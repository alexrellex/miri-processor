==> flow/design.v <==
module data_cache_generator (
    input clk, reset, flush,
    input requested_data_to_mem,
    output reg mem_read, mem_write,
    output reg [31:0] address, writedata);
    reg [31:0] coses_a_fer [63:0];
    reg reads [63:0];
    reg writes [63:0];
    reg blocked;
    reg [31:0] coses_a_escriure [31:0];
    integer count,count_write;
    always @ (posedge clk) begin
        #10ps
        if (reset) begin
            count =0;
            count_write=0;
            for (int i = 0; i < 31;i++) begin
                reads[i] = 1;
            end
            for (int i = 20; i < 64;i++) begin
                reads[i] = 0;
            end
            for (int i = 20; i < 64;i++) begin
                writes[i] = 1;
            end
            for (int i = 0; i < 20;i++) begin
                writes[i] = 0;
            end
            coses_a_fer[0] <=   32'b00000000000000000000000000000000;
            coses_a_fer[1] <=   32'b00000000000000000000000000000100;
            coses_a_fer[2] <=   32'b00000000000000000000000000001000;
            coses_a_fer[3] <=   32'b00000000000000000000000000001100;
            coses_a_fer[4] <=   32'b00000000000000000000000000010000;
            coses_a_fer[5] <=   32'b00000000000000000000000000010100;
            coses_a_fer[6] <=   32'b00000000000000000000000000011000;
            coses_a_fer[7] <=   32'b00000000000000000000000000011100;
            coses_a_fer[8] <=   32'b00000000000000000000000000100000;
            coses_a_fer[9] <=   32'b00000000000000000000000000100100;
            coses_a_fer[10] <=  32'b00000000000000000000000000101000;
            coses_a_fer[11] <=  32'b00000000000000000000000000101100;
            coses_a_fer[12] <=  32'b00000000000000000000000000110000;
            coses_a_fer[13] <=  32'b00000000000000000000000000110100;
            coses_a_fer[14] <=  32'b00000000000000000000000000111000;
            coses_a_fer[15] <=  32'b00000000000000000000000000111100;
            coses_a_fer[16] <=  32'b00000000000000000000000001000000;
            coses_a_fer[17] <=  32'b00000000000000000000000001000100;
            coses_a_fer[18] <=  32'b00000000000000000000000001001000;
            coses_a_fer[19] <=  32'b00000000000000000000000001001100;
            coses_a_fer[20] <=  32'b00000000000000000000000001010000;
            coses_a_fer[21] <=  32'b00000000000000000000000001010100;
            coses_a_fer[22] <=  32'b00000000000000000000000001011000;
            coses_a_fer[23] <=  32'b00000000000000000000000001011100;
            coses_a_fer[24] <=  32'b00000000000000000000000001100000;
            coses_a_fer[25] <=  32'b00000000000000000000000001100100;
            coses_a_fer[26] <=  32'b00000000000000000000000001101000;
            coses_a_fer[27] <=  32'b00000000000000000000000001101100;
            coses_a_fer[28] <=  32'b00000000000000000000000001110000;
            coses_a_fer[29] <=  32'b00000000000000000000000001110100;
            coses_a_fer[30] <=  32'b00000000000000000000000001111000;
            coses_a_fer[31] <=  32'b00000000000000000000000001111100;
            coses_a_fer[32] <=  32'b00000000000000000000000010000000;
            coses_a_fer[33] <=  32'b00000000000000000000000010000100;
            coses_a_fer[34] <=  32'b00000000000000000000000010001000;
            coses_a_fer[35] <=  32'b00000000000000000000000010001100;
            coses_a_fer[36] <=  32'b00000000000000000000000010010000;
            coses_a_fer[37] <=  32'b00000000000000000000000010010100;
            coses_a_fer[38] <=  32'b00000000000000000000000010011000;
            coses_a_fer[39] <=  32'b00000000000000000000000010011100;
            coses_a_fer[40] <=  32'b00000000000000000000000010100000;
            coses_a_fer[41] <=  32'b00000000000000000000000010100100;
            coses_a_fer[42] <=  32'b00000000000000000000000010101000;
            coses_a_fer[43] <=  32'b00000000000000000000000010110000;
            coses_a_escriure[0] <=  32'b00000000000000000000000000000001;
            coses_a_escriure[1] <=  32'b00000000000000000000000000000010;
            coses_a_escriure[2] <=  32'b00000000000000000000000000000011;
            coses_a_escriure[3] <=  32'b00000000000000000000000000000100;
            coses_a_escriure[4] <=  32'b00000000000000000000000000000101;
            coses_a_escriure[5] <=  32'b00000000000000000000000000000110;
            coses_a_escriure[6] <=  32'b00000000000000000000000000000111;
            coses_a_escriure[7] <=  32'b00000000000000000000000000001000;
            coses_a_escriure[8] <=  32'b00000000000000000000000010000001;
            coses_a_escriure[9] <=  32'b00000000000000000000000010000010;
            coses_a_escriure[10] <=  32'b00000000000000000000000010000011;
            coses_a_escriure[11] <=  32'b00000000000000000000000010000100;
            coses_a_escriure[12] <=  32'b00000000000000000000000010000101;
            coses_a_escriure[13] <=  32'b00000000000000000000000010000110;
            coses_a_escriure[14] <=  32'b00000000000000000000000010000111;
            coses_a_escriure[15] <=  32'b00000000000000000000000010001000;
            coses_a_escriure[16] <=  32'b00000000000000000000001110000001;
            coses_a_escriure[17] <=  32'b00000000000000000000001110000010;
            coses_a_escriure[18] <=  32'b00000000000000000000001110000011;
            coses_a_escriure[19] <=  32'b00000000000000000000001110000100;
            coses_a_escriure[20] <=  32'b00000000000000000000001110000101;
            coses_a_escriure[21] <=  32'b00000000000000000000001110000110;
            coses_a_escriure[22] <=  32'b00000000000000000000001110000111;
            coses_a_escriure[23] <=  32'b00000000000000000000001110001000;
            blocked = 1'b0;
        end
        else if (requested_data_to_mem == 1'b1) begin
            blocked = 1'b1;
        end
        else if (requested_data_to_mem == 1'b0 && blocked == 1'b1) begin
            blocked = 1'b0;
        end
        else if (requested_data_to_mem == 1'b0 && blocked == 1'b0) begin
            address=coses_a_fer[count];
            mem_read=reads[count];
            mem_write=writes[count];
            count = count + 1;
            if (mem_write == 1'b1) begin
                writedata = coses_a_escriure[count_write];
                count_write = count_write + 1;
            end
        end
    end
endmodule  
Tool chain data of data_cache_generator
Tool output for the design above, in the order of the flow.
Lines are those of the file above, counted from 1.
Operators: Yosys type, input widths -> output width; for muxes data width and select width s.
Cell names lack the library's common part.
{"block": "inputs", "top": "data_cache_generator", "clk_port": "clk", "library": "sky130hd", "pvt_corner": "tt_025C_1v80"}

Elaborated design
Source: Yosys, flattened and elaborated. Widths are those after wreduce. Registers that Yosys merges into a memory's read port (data or address) are not register bits. Print and check cells do not count. Equal cells are merged and count once.
{"block": "word_totals", "inputBits": 4, "register_bits": 131, "out_inout_bits": 66, "wordCells": 128}
{"block": "op_classes", "n_addsub": 2, "muxes": 10, "reduce_logical": 11, "n_eq": 94, "n_logic": 4}
{"block": "op_table", "op": "$pmux 32 s64", "count": 1}
{"block": "op_table", "op": "$pmux 32 s32", "count": 1}
{"block": "op_table", "op": "$eq 6x6->1 const B", "count": 32}
{"block": "op_table", "op": "$eq 6x5->1 const B", "count": 16}
{"block": "op_table", "op": "$eq 5x5->1 const B", "count": 16}
{"block": "op_table", "op": "$add 32x2->32 const B", "count": 2}
{"block": "op_table", "op": "$eq 6x4->1 const B", "count": 8}
{"block": "op_table", "op": "$reduce_or 44->1", "count": 1}
{"block": "op_table", "op": "$eq 5x4->1 const B", "count": 8}
{"block": "op_table", "op": "$eq 6x3->1 const B", "count": 4}
{"block": "op_table", "op": "$reduce_or 20->1", "count": 1}
{"block": "op_table", "op": "$eq 5x3->1 const B", "count": 4}
{"block": "op_table", "op": "$eq 6x2->1 const B", "count": 2}
{"block": "op_table", "op": "$eq 5x2->1 const B", "count": 2}
{"block": "op_table", "op": "$reduce_and 4->1", "count": 2}
{"block": "op_table", "op": "$eq 6x1->1 const B", "count": 1}
{"block": "op_table", "op": "$logic_not 6->1", "count": 1}
{"block": "op_table", "op": "$mux 1", "count": 6}
{"block": "op_table", "op": "$eq 5x1->1 const B", "count": 1}
{"block": "op_table", "op": "$logic_not 5->1", "count": 1}
{"block": "op_table", "op": "$reduce_and 5->1", "count": 1}
{"block": "op_table", "op": "$not 1->1", "count": 4}
{"block": "op_table", "op": "$pmux 1 s2", "count": 2}
{"block": "op_table", "op": "$reduce_and 3->1", "count": 1}
{"block": "op_table", "op": "$logic_and 1x1->1", "count": 2}
{"block": "op_table", "op": "$reduce_bool 2->1", "count": 1}

Longest topological paths
Depth = most cells in a row (Yosys ltp): at word level without a register or memory, in the mapped netlist without a sequential cell, where the memories' decode and read muxes count.
{"block": "logic_depth", "ltp_word": 8, "abc_area": 0, "depth_mapped": 6, "ltp_nobuf": 6}

Mapped cells and area
The flow's flattened synthesis, as Yosys stat reports it; memories are mapped. The netlist is that of the ABC_AREA named above (0 if unset); the other value can give another one.
{"block": "synth_totals", "sequential_area_um2": 660.6, "mapped_area_um2": 1754.2, "buffers": 59, "flip_flops": 26, "cells": 184}
{"block": "by_type", "type": "edfxtp_1", "count": 14, "area_total_um2": 420.403}
{"block": "by_type", "type": "buf_4", "count": 52, "area_total_um2": 390.374}
{"block": "by_type", "type": "dfxtp_1", "count": 12, "area_total_um2": 240.23}
{"block": "by_type", "type": "ha_1", "count": 9, "area_total_um2": 112.608}
{"block": "by_type", "type": "nor2_1", "count": 15, "area_total_um2": 56.304}
{"block": "by_type", "type": "xor2_1", "count": 4, "area_total_um2": 35.034}
{"block": "by_type", "type": "a21oi_1", "count": 6, "area_total_um2": 30.029}
{"block": "by_type", "type": "o21ai_0", "count": 6, "area_total_um2": 30.029}
{"block": "by_type", "type": "inv_1", "count": 7, "area_total_um2": 26.275}
{"block": "by_type", "type": "nand2_1", "count": 7, "area_total_um2": 26.275}
{"block": "by_type", "type": "xnor2_1", "count": 3, "area_total_um2": 26.275}
{"block": "by_type", "type": "nand2b_1", "count": 4, "area_total_um2": 25.024}
{"block": "by_type", "type": "o211ai_4", "count": 1, "area_total_um2": 21.27}
{"block": "by_type", "type": "nand3_1", "count": 4, "area_total_um2": 20.019}
{"block": "by_type", "type": "o22a_2", "count": 2, "area_total_um2": 20.019}
{"block": "by_type", "type": "o2bb2a_4", "count": 1, "area_total_um2": 20.019}
{"block": "by_type", "type": "and3_2", "count": 2, "area_total_um2": 15.014}
{"block": "by_type", "type": "buf_2", "count": 3, "area_total_um2": 15.014}
Not listed: further types 27, cells in them 32.

Timing after synthesis
Source: OpenSTA report_checks on the synthesized netlist (no wires, ideal clock, input and output delay 20% of the period each), path of least setup slack; recovery checks are left aside. Register names are those of the netlist, which keeps one name where synthesis merged equal registers.
{"block": "synth_path", "path_kind": "input-to-reg", "start": "input requested_data_to_mem", "end": "register writedata[0]", "setup_slack_ps": 1983, "setup_time_ps": 350, "path_delay_ps": 1097, "path_buffers": 0, "tclk_ps": 3850, "t_first_pin_ps": 770, "arrival_time_ps": 1517, "in_delay_ps": 770, "stages": 3, "t_required_ps": 3500, "period_less_setup_slack_ps": 1867}
"path_delay_ps" = arrival - input delay + setup time.
"stages": output pins that drive a net of the path, with the launching flip-flop's if there is one; two outputs of one cell count as two.
"period_less_setup_slack_ps" is the clock period less the worst setup slack; recovery checks do not enter. This is arithmetic on one report: input and output delays are still those of the set period (20% each).
The rows between start and end are the longest chain of elaborated cells between them; the timing report does not say that the signal goes this way. Where chains are equally long, one stands for them.
Each line given opens the expression or statement behind the cell; cells for indexed reads and writes are added by Yosys, which also makes memories of some case tables.
{"block": "synth_between", "cell_sequence": "nor2_2 > o211ai_4 > nor2_1", "elab_chain_len": 7, "cells_between": 9, "classes_between": "mux (4); logic (2); reduce/logical (3)"}
{"block": "synth_lines", "item": "start: declaration", "line_no": 3, "text": "input requested_data_to_mem,"}
{"block": "synth_lines", "item": "$not 1->1", "line_no": 105, "text": "else if (requested_data_to_mem == 1'b0 && blocked == 1'b0) begin"}
{"block": "synth_lines", "item": "$logic_and 1x1->1", "line_no": 105}
{"block": "synth_lines", "item": "$mux 1", "line_no": 105}
{"block": "synth_lines", "item": "$mux 1", "line_no": 102, "text": "else if (requested_data_to_mem == 1'b0 && blocked == 1'b1) begin"}
{"block": "synth_lines", "item": "$mux 1", "line_no": 99, "text": "else if (requested_data_to_mem == 1'b1) begin"}
{"block": "synth_lines", "item": "$mux 1", "line_no": 14, "text": "if (reset) begin"}
{"block": "synth_lines", "item": "$reduce_and 5->1"}
{"block": "synth_lines", "item": "end: assignment", "line_no": 111, "text": "writedata = coses_a_escriure[count_write];"}
{"block": "synth_lines", "item": "end: declaration", "line_no": 5, "text": "output reg [31:0] address, writedata);"}

Path in the finished layout
Path of least setup slack in the final report of run 1 (OpenROAD, finished layout, wires in). Where an end is a register, its clock arrival counts in the times.
The report prints the path's times to 10 ps; the period is as set.
{"block": "layout_path", "path_kind": "reg-to-reg", "start": "register count[0]", "end": "register writedata[7]", "path_buffers": 1, "t_first_pin_ps": 270, "stages": 7, "setup_time_ps": 230, "tclk_ps": 2810, "setup_slack_ps": 800, "arrival_time_ps": 2050, "t_required_ps": 2850}
The rows between start and end are the longest chain of elaborated cells between them; the timing report does not say that the signal goes this way. Where chains are equally long, one stands for them.
{"block": "layout_between", "cell_sequence": "dfxtp_1 > inv_1 > ha_1 > or4_4 > o211ai_4 > nor2_1 > buf_4", "elab_chain_len": 8, "cells_between": 72, "classes_between": "eq/ne (63); mux (5); reduce/logical (4)"}
{"block": "layout_lines", "item": "start: declaration", "line_no": 11, "text": "integer count,count_write;"}
{"block": "layout_lines", "item": "start: assignment", "line_no": 15, "text": "count =0;"}
{"block": "layout_lines", "item": "start: assignment", "line_no": 109, "text": "count = count + 1;"}
{"block": "layout_lines", "item": "$eq 6x6->1", "line_no": 108, "text": "mem_write=writes[count];"}
{"block": "layout_lines", "item": "$reduce_or 44->1"}
{"block": "layout_lines", "item": "$pmux 1 s2", "line_no": 108}
{"block": "layout_lines", "item": "$mux 1", "line_no": 105, "text": "else if (requested_data_to_mem == 1'b0 && blocked == 1'b0) begin"}
{"block": "layout_lines", "item": "$mux 1", "line_no": 102, "text": "else if (requested_data_to_mem == 1'b0 && blocked == 1'b1) begin"}
{"block": "layout_lines", "item": "$mux 1", "line_no": 99, "text": "else if (requested_data_to_mem == 1'b1) begin"}
{"block": "layout_lines", "item": "$mux 1", "line_no": 14, "text": "if (reset) begin"}
{"block": "layout_lines", "item": "$reduce_and 5->1"}
{"block": "layout_lines", "item": "end: assignment", "line_no": 111, "text": "writedata = coses_a_escriure[count_write];"}
{"block": "layout_lines", "item": "end: declaration", "line_no": 5, "text": "output reg [31:0] address, writedata);"}

Wiki page: data_cache_generator / flow data

Flow measurements of data_cache_generator on sky130hd: 2 stored runs with different settings, listed in no order. Input and output delays are each 20% of the period that was set; the output load is 0.01 pF.
"timing.achieved_period_ps": clock period set for the run, less the worst setup slack. It is reckoned from that one timing run; input and output delays stay at 20% of the period that was set.
"final_power_mw": no workload was simulated; the value follows from the tool's default switching activity.

{"run": "run 1", "settings": { "period_ns": 2.81, "CORE_UTILIZATION": 28, "PLACE_DENSITY_LB_ADDON": 0.3, "CELL_PAD_IN_SITES_DETAIL_PLACEMENT": 2, "TNS_END_PERCENT": 90, "ABC_AREA": 0, "CAP_MARGIN": 30, "SLEW_MARGIN": 15, "CORE_MARGIN": 2 }, "results": { "final_power_mw": 0.7122, "dieArea_um2": 6913.9, "fin_util_frac": 0.31, "final_setup_tns_ps": 0, "timing.achieved_period_ps": 2007, "ws_setup_ps": 803, "synthesis_area_um2": 1754.2 }}
{"run": "run 2", "settings": { "period_ns": 1.83, "CORE_UTILIZATION": 39, "PLACE_DENSITY_LB_ADDON": 0.21, "CELL_PAD_IN_SITES_DETAIL_PLACEMENT": 0, "GPL_TIMING_DRIVEN": 1, "GPL_ROUTABILITY_DRIVEN": 0, "CTS_CLUSTER_SIZE": 23, "MAX_ROUTING_LAYER": "met5", "CAP_MARGIN": 20, "CORE_MARGIN": 2, "SLEW_MARGIN": 20 }, "results": { "dieArea_um2": 5050.2, "ws_setup_ps": 30, "final_power_mw": 1.100, "fin_util_frac": 0.45, "synthesis_area_um2": 1754.2, "final_setup_tns_ps": 0, "timing.achieved_period_ps": 1800 }}
