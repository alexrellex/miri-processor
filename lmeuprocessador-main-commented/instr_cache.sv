==> flow/design.v <==
module instr_cache (    
    input clk, reset, flush,   
    input mem_read,  
    input [31:0] address,  
    input [127:0] data_from_mem,  
    input read_ready_from_mem,  
    input written_data_ack,  
    output reg [31:0] readdata,  
    output reg reqI_mem, 
    output reg [25:0] reqAddrI_mem,
    output reg cache_hit);
    reg [127:0] dataCache [0:3];  
    reg [25:0] dataTag [0:3];  
    reg dataValid [0:3];  
    wire [3:0] addr_byte;  
    wire [1:0] addr_index;  
    wire [25:0] addr_tag;  
    reg req_valid;
    reg pending_req;
    reg ready_next;
    wire [31:0] next_instruction;
    assign addr_byte = address[3:0];
    assign addr_index = address[5:4];  
    assign addr_tag = address[31:6];
    integer row;
    always @ (negedge clk) begin  
        if (reset == 1'b1 || flush == 1'b1) begin
            for (int k = 0; k < 4; k++) begin         
                cache_hit = 1'b0;
                req_valid = 1'b1;
                pending_req = 1'b0;
                dataValid[k] = 0;
                reqI_mem = 1'b0;
                readdata = 32'b0;
            end
        end
        row = addr_index;  
        cache_hit=1'b0;
        if (pending_req && read_ready_from_mem == 1'b1) begin
            dataCache [row] = data_from_mem;
            dataTag [row] = addr_tag;
            pending_req = 1'b0;
            dataValid [row] = 1'b1;
            ready_next = 1'b1;
            reqI_mem = 1'b0;
        end
        if (pending_req == 1'b1 && written_data_ack == 1'b1) begin
            pending_req = 1'b0;
        end
        if (!pending_req && req_valid && mem_read) begin
            if (dataTag [row] == addr_tag) begin
                if (dataValid [row] == 1'b1) begin
                    readdata = {dataCache [row][addr_byte*8 +: 31]};
                    cache_hit=1'b1;
                end
            end
            else begin
                cache_hit = 1'b0;
            end
            if (cache_hit == 1'b0) begin
                pending_req = 1'b1;
                reqAddrI_mem = address[31:4];
                reqI_mem = 1'b1;
                ready_next = 1'b0;
            end
        end
    end
endmodule
Tool chain data of instr_cache --
Tool output for the design above, in the order of the flow. Lines are those of the file above, counted from 1. Operators carry their Yosys type and port widths (W data, S select, Z words). Cell names lack the library's common part. The mark n/a stands for no value.
Set-up: top instr_cache, clock input clk, standard-cell library sky130hd, corner tt_025C_1v80

Word-level counts --
Counts by Yosys on the flattened word-level netlist (proc, flatten, opt, wreduce). Print and check cells are left out. Cells with the same type and inputs are merged into one.
Operators by class: divide/modulo/power cells 0, shifts and indexed selects 1, multipliers 0, mux-type cells 54, add/subtract/negate cells 0, order comparisons 0, bitwise operators 1, equal/unequal tests 4, reduce/logical cells 12
Operator list (count):
- $pmux W128 S2 | 4
- $mux W128 | 7
- $pmux W128 S4 | 1
- $pmux W26 S2 | 4
- $mux W26 | 5
- $shiftx A128 B8 Y31 | 1
- $mux W32 | 4
- $pmux W26 S4 | 1
- $eq A26 B26 Y1 | 1
- $mux W1 | 23
- $reduce_or A3 Y1 | 4
- $pmux W1 S2 | 4
- $logic_and A1 B1 Y1 | 4
- $eq A2 B2 Y1 const B | 2
- $pmux W1 S4 | 1
- $eq A2 B1 Y1 const B | 1
- $logic_not A2 Y1 | 1
- $reduce_and A2 Y1 | 1
- $logic_or A1 B1 Y1 | 1
- $not A1 Y1 | 1
- $logic_not A1 Y1 | 1
Storage and ports: clocked read ports x word width 0, output and inout port bits 60, register bits after elaboration 682, elaborated cells 90, memory bits (read-only) 0, memory bits (writable) 0, memory cells 0, latch bits 0

Longest topological paths --
Yosys ltp: most cells in a row. Word level: on the elaborated netlist, between registers, memories and ports. Mapped: between sequential cells and ports; inverters and the memories' decode and read muxes count.
Logic depth: depth in word-level cells 20, ABC_AREA 0, gate-level depth with buffers 13

After synthesis --
Source: synth_stat.txt of the flow (Yosys; design flattened, memories mapped). It holds for the ABC_AREA given above (unset counts as 0); a run with the other value may have another netlist.
Cells by type:
- dfxtp_1 | count 656, total area 1.31E+04 um^2
- mux2_2 | count 632, total area 7.12E+03 um^2
- mux4_2 | count 129, total area 2.91E+03 um^2
- mux2i_1 | count 135, total area 1.35E+03 um^2
- nand2_1 | count 312, total area 1.17E+03 um^2
- edfxtp_1 | count 26, total area 780.749 um^2
- a21oi_1 | count 90, total area 450.432 um^2
- o21ai_0 | count 82, total area 410.394 um^2
- buf_2 | count 77, total area 385.37 um^2
- nor2_1 | count 94, total area 352.838 um^2
- clkbuf_1 | count 93, total area 349.085 um^2
- o211ai_1 | count 31, total area 232.723 um^2
- o22ai_1 | count 35, total area 218.96 um^2
- nand3_1 | count 38, total area 190.182 um^2
- a211oi_1 | count 23, total area 172.666 um^2
- a22oi_1 | count 18, total area 135.13 um^2
- a221oi_1 | count 13, total area 113.859 um^2
- buf_4 | count 13, total area 97.594 um^2
Not listed: further types 51, cells in them 230.
Synthesis totals: buffer cells 204, sequential area 13913.3 um^2, cell area after synthesis 31261.2 um^2, flip-flops 682, mapped cells 2727

FLOW RESULTS
============

instr_cache through Yosys and OpenROAD on sky130hd: 2 stored runs, unordered, with their settings and measured results. The constraints put input and output delay at 20% of the set period each and load the outputs with 0.01 pF.
"total power of the final layout" is the tool's figure for a default switching activity; nothing was simulated.

[record 1] flow files
==> flow/run.sh <==
#!/bin/bash
# the make line also repeats the synthesis and layout settings of config.mk as NAME=value (left out here)
make -C /OpenROAD-flow-scripts/flow DESIGN_CONFIG=/design/flow/config.mk WORK_HOME=/design/flow/orfs CLKGATE_MAP_FILE= finish
==> flow/config.mk <==
export PLATFORM = sky130hd
export DESIGN_NAME = instr_cache
export DESIGN_NICKNAME = instr_cache
export VERILOG_FILES = /design/flow/design.v
export SDC_FILE = /design/flow/constraint.sdc
export NUM_CORES = 4
export LEC_CHECK = 0
export CAP_MARGIN = 20
export CELL_PAD_IN_SITES_GLOBAL_PLACEMENT = 0
export CORE_ASPECT_RATIO = 0.63
export CORE_MARGIN = 2
export CORE_UTILIZATION = 44
export CTS_CLUSTER_DIAMETER = 185
export CTS_CLUSTER_SIZE = 62
export MAX_ROUTING_LAYER = met4
export PLACE_DENSITY = 0.65
export SETUP_SLACK_MARGIN = 1.23
export SLEW_MARGIN = 20
==> flow/constraint.sdc <==
create_clock -name core_clock -period 8.75 [get_ports {clk}]
set_input_delay 1.7500 -clock core_clock [delete_from_list [all_inputs] [get_ports {clk}]]
set_output_delay 1.7500 -clock core_clock [all_outputs]
set_load 0.01 [all_outputs]

[record 1] result: area of the synthesized netlist 31261.2 um^2; die area 73253.3 um^2; standard-cell area of the final layout 41705.0 um^2; utilization after layout 0.594; setup slack of the worst path 723 ps; setup TNS 0 ps; worst hold slack in the final report 444 ps; total power of the final layout 0.008793 W

[record 2] flow files
==> flow/run.sh <==
#!/bin/bash
# the make line also repeats the synthesis and layout settings of config.mk as NAME=value (left out here)
make -C /OpenROAD-flow-scripts/flow DESIGN_CONFIG=/design/flow/config.mk WORK_HOME=/design/flow/orfs CLKGATE_MAP_FILE= finish
==> flow/config.mk <==
export PLATFORM = sky130hd
export DESIGN_NAME = instr_cache
export DESIGN_NICKNAME = instr_cache
export VERILOG_FILES = /design/flow/design.v
export SDC_FILE = /design/flow/constraint.sdc
export NUM_CORES = 4
export LEC_CHECK = 0
export CAP_MARGIN = 20
export CORE_MARGIN = 2
export CORE_UTILIZATION = 40
export SETUP_SLACK_MARGIN = 0.21
export SLEW_MARGIN = 20
==> flow/constraint.sdc <==
create_clock -name core_clock -period 11.3 [get_ports {clk}]
set_input_delay 2.2600 -clock core_clock [delete_from_list [all_inputs] [get_ports {clk}]]
set_output_delay 2.2600 -clock core_clock [all_outputs]
set_load 0.01 [all_outputs]

[record 2] result: area of the synthesized netlist 31261.2 um^2; die area 80406.3 um^2; standard-cell area of the final layout 40577.7 um^2; utilization after layout 0.524; setup slack of the worst path 867 ps; setup TNS 0 ps; worst hold slack in the final report 445 ps; total power of the final layout 0.008314 W
